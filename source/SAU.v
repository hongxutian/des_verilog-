==> flow/design.v <==
`timescale 1ns / 1ps
module SAU(
	input 								clk,
	input									en,
	input 			[7:0]				din,
	input									sin,
	output	reg	[7:0]				dout,
	output	reg						sout,
	output	reg						infl,
	output	reg						outfl
    );
reg 	[3:0] 	cnt;
reg	[7:0]    doc;
reg	[7:0] 	dic;
always @(negedge clk,negedge en) begin
	if(en == 1'b0) begin
		doc <= 8'hff;
	end
	else begin
		doc[cnt] <= sin;
	end
end
always @(posedge clk,negedge en) begin
	if(en == 1'b0) begin
		dic <= 8'hff;
	end
	else if(cnt == 4'd7) begin
		dic <= din;
	end
end
always @(posedge clk,negedge en) begin
	if(en == 1'b0) begin
		sout <= 1'b1;
	end
	else begin
		sout <= dic[cnt];
	end
end
always @(negedge clk,negedge en) begin
	if(en == 1'b0) begin
		cnt <= 4'd0;
	end
	else begin
		if(cnt >= 4'd7) begin
			cnt <= 4'd0;
		end
		else begin
			cnt <= cnt + 1;
		end
	end
end
always @(negedge clk,negedge en) begin
	if (en == 1'b0) begin
		infl <= 1'b0;
		outfl <= 1'b0;
		dout <= 8'h00;
	end
	else begin
		if(cnt == 4'd0) begin
			outfl <= 1'b1;
			dout <= doc;
		end
		else begin
			outfl <= 1'b0;
		end
		if(cnt == 4'd5) begin
			infl <= 1'b1;
		end
		else begin
			infl <= 1'b0;
		end
	end
end
endmodule
## From RTL to reports: SAU

The steps from the RTL of SAU to its reports follow in flow order.
Line numbers count from 1 in the design file above.
Operators: Yosys type, input widths -> output width; for muxes data width and select width s.
Not given: -

- Top module: SAU
- Clock: clk
- Library: sky130hd
- Library corner: tt_025C_1v80

## Word level

Yosys after proc, flatten, opt, wreduce and memory -nomap, before mapping. Enables and synchronous resets that opt folds into registers are not counted as muxes. Memory bits, and registers merged into a memory's read port (data or address), are not among the register bits. Print and check cells are not counted. Equal cells are merged and count once.

- Order comparisons: 1
- Equal/unequal tests: 2
- Muxes and demuxes: 3
- Reduce/logical cells: 1
- Shift operators: 3
- Bitwise logic cells: 3
- Add/sub/neg operators: 2

Operator list:

| cell | number |
|---|---|
| $shift 1x5->8 | 1 |
| $shift 1x5->8 const A | 1 |
| $eq 4x3->1 const B | 2 |
| $shiftx 8x4->1 | 1 |
| $and 8x8->8 | 1 |
| $or 8x8->8 | 1 |
| $not 8->8 | 1 |
| $neg 4->5 | 1 |
| $add 4x1->4 const B | 1 |
| $ge 4x3->1 const B | 1 |
| $logic_not 4->1 | 1 |
| $mux 4 | 1 |
| $mux 1 | 2 |

- Elaborated cells: 22
- Output and inout port bits: 11
- Flip-flop bits (word level): 31
- Input bits: 11

## Logic depth

Depth = most cells in a row (Yosys ltp): at word level without a register or memory, in the mapped netlist without a sequential cell, where the memories' decode and read muxes count.

- Word-level depth: 5
- ABC_AREA: 0
- Gate-level depth with buffers: 8
- Gate-level depth less buffers: 6

## Netlist

Source: synth_stat.txt of the flow (Yosys; design flattened, memories mapped). It holds for the ABC_AREA given above (unset counts as 0); a run with the other value may have another netlist.
Totals and module areas in this step are rounded.

- Mapped area: 1,480 µm²
- Mapped cells: 116
- Flip-flop cells: 31

Cells by type:

| cell type | number |
|---|---|
| sky130_fd_sc_hd__dfstp_2 | 17 |
| sky130_fd_sc_hd__dfrtn_1 | 14 |
| sky130_fd_sc_hd__mux2_2 | 17 |
| sky130_fd_sc_hd__ha_1 | 6 |
| sky130_fd_sc_hd__mux4_2 | 2 |
| sky130_fd_sc_hd__o211ai_1 | 5 |
| sky130_fd_sc_hd__nand3_1 | 5 |
| sky130_fd_sc_hd__inv_1 | 5 |
| sky130_fd_sc_hd__nand2b_1 | 3 |
| sky130_fd_sc_hd__nor2_1 | 5 |
| sky130_fd_sc_hd__a21oi_1 | 3 |
| sky130_fd_sc_hd__nand2_1 | 4 |
| sky130_fd_sc_hd__nor3b_1 | 2 |
| sky130_fd_sc_hd__and2_1 | 2 |
| sky130_fd_sc_hd__nor2b_1 | 2 |
| sky130_fd_sc_hd__nor3b_2 | 1 |
| sky130_fd_sc_hd__clkbuf_1 | 3 |
| sky130_fd_sc_hd__mux2_1 | 1 |

Not listed: further types 19, cells in them 19.

Below are 2 stored runs of the flow (Yosys, OpenROAD; platform sky130hd) on SAU, each with its settings and what was measured, unordered. Constraints: input delay and output delay 20% of the set period each, output load 0.01 pF.
"total design power" rests on the timing tool's default activity at the inputs, not on a simulated workload.
Results are given in rounded form.

### Run A

Settings: `period_ns=3.95`, `SETUP_SLACK_MARGIN=-0.31`, `CAP_MARGIN=20`, `CORE_MARGIN=2`, `CORE_UTILIZATION=40`, `SLEW_MARGIN=20`

- Post-route setup TNS: -0.308 ns
- Utilization after layout: 53.4%
- Synthesized cell area: 1,480 µm²
- Total design power: 718 µW
- Die footprint: 4,200 µm²
- Setup slack of the worst path: -0.043 ns
- Lowest hold slack: 0.442 ns
- Standard-cell area after layout: 1,930 µm²

### Run B

Settings: `period_ns=3.08`, `CORE_UTILIZATION=28`, `SETUP_SLACK_MARGIN=-0.21`, `PLACE_DENSITY_LB_ADDON=0.18`, `CELL_PAD_IN_SITES_DETAIL_PLACEMENT=1`, `ABC_AREA=0`, `CTS_CLUSTER_SIZE=91`, `CAP_MARGIN=15`, `SLEW_MARGIN=5`, `CORE_MARGIN=2`

- Post-route setup TNS: -0.281 ns
- Utilization after layout: 38.3%
- Synthesized cell area: 1,480 µm²
- Total design power: 926 µW
- Die footprint: 5,880 µm²
- Setup slack of the worst path: -0.050 ns
- Lowest hold slack: 0.448 ns
- Standard-cell area after layout: 1,960 µm²
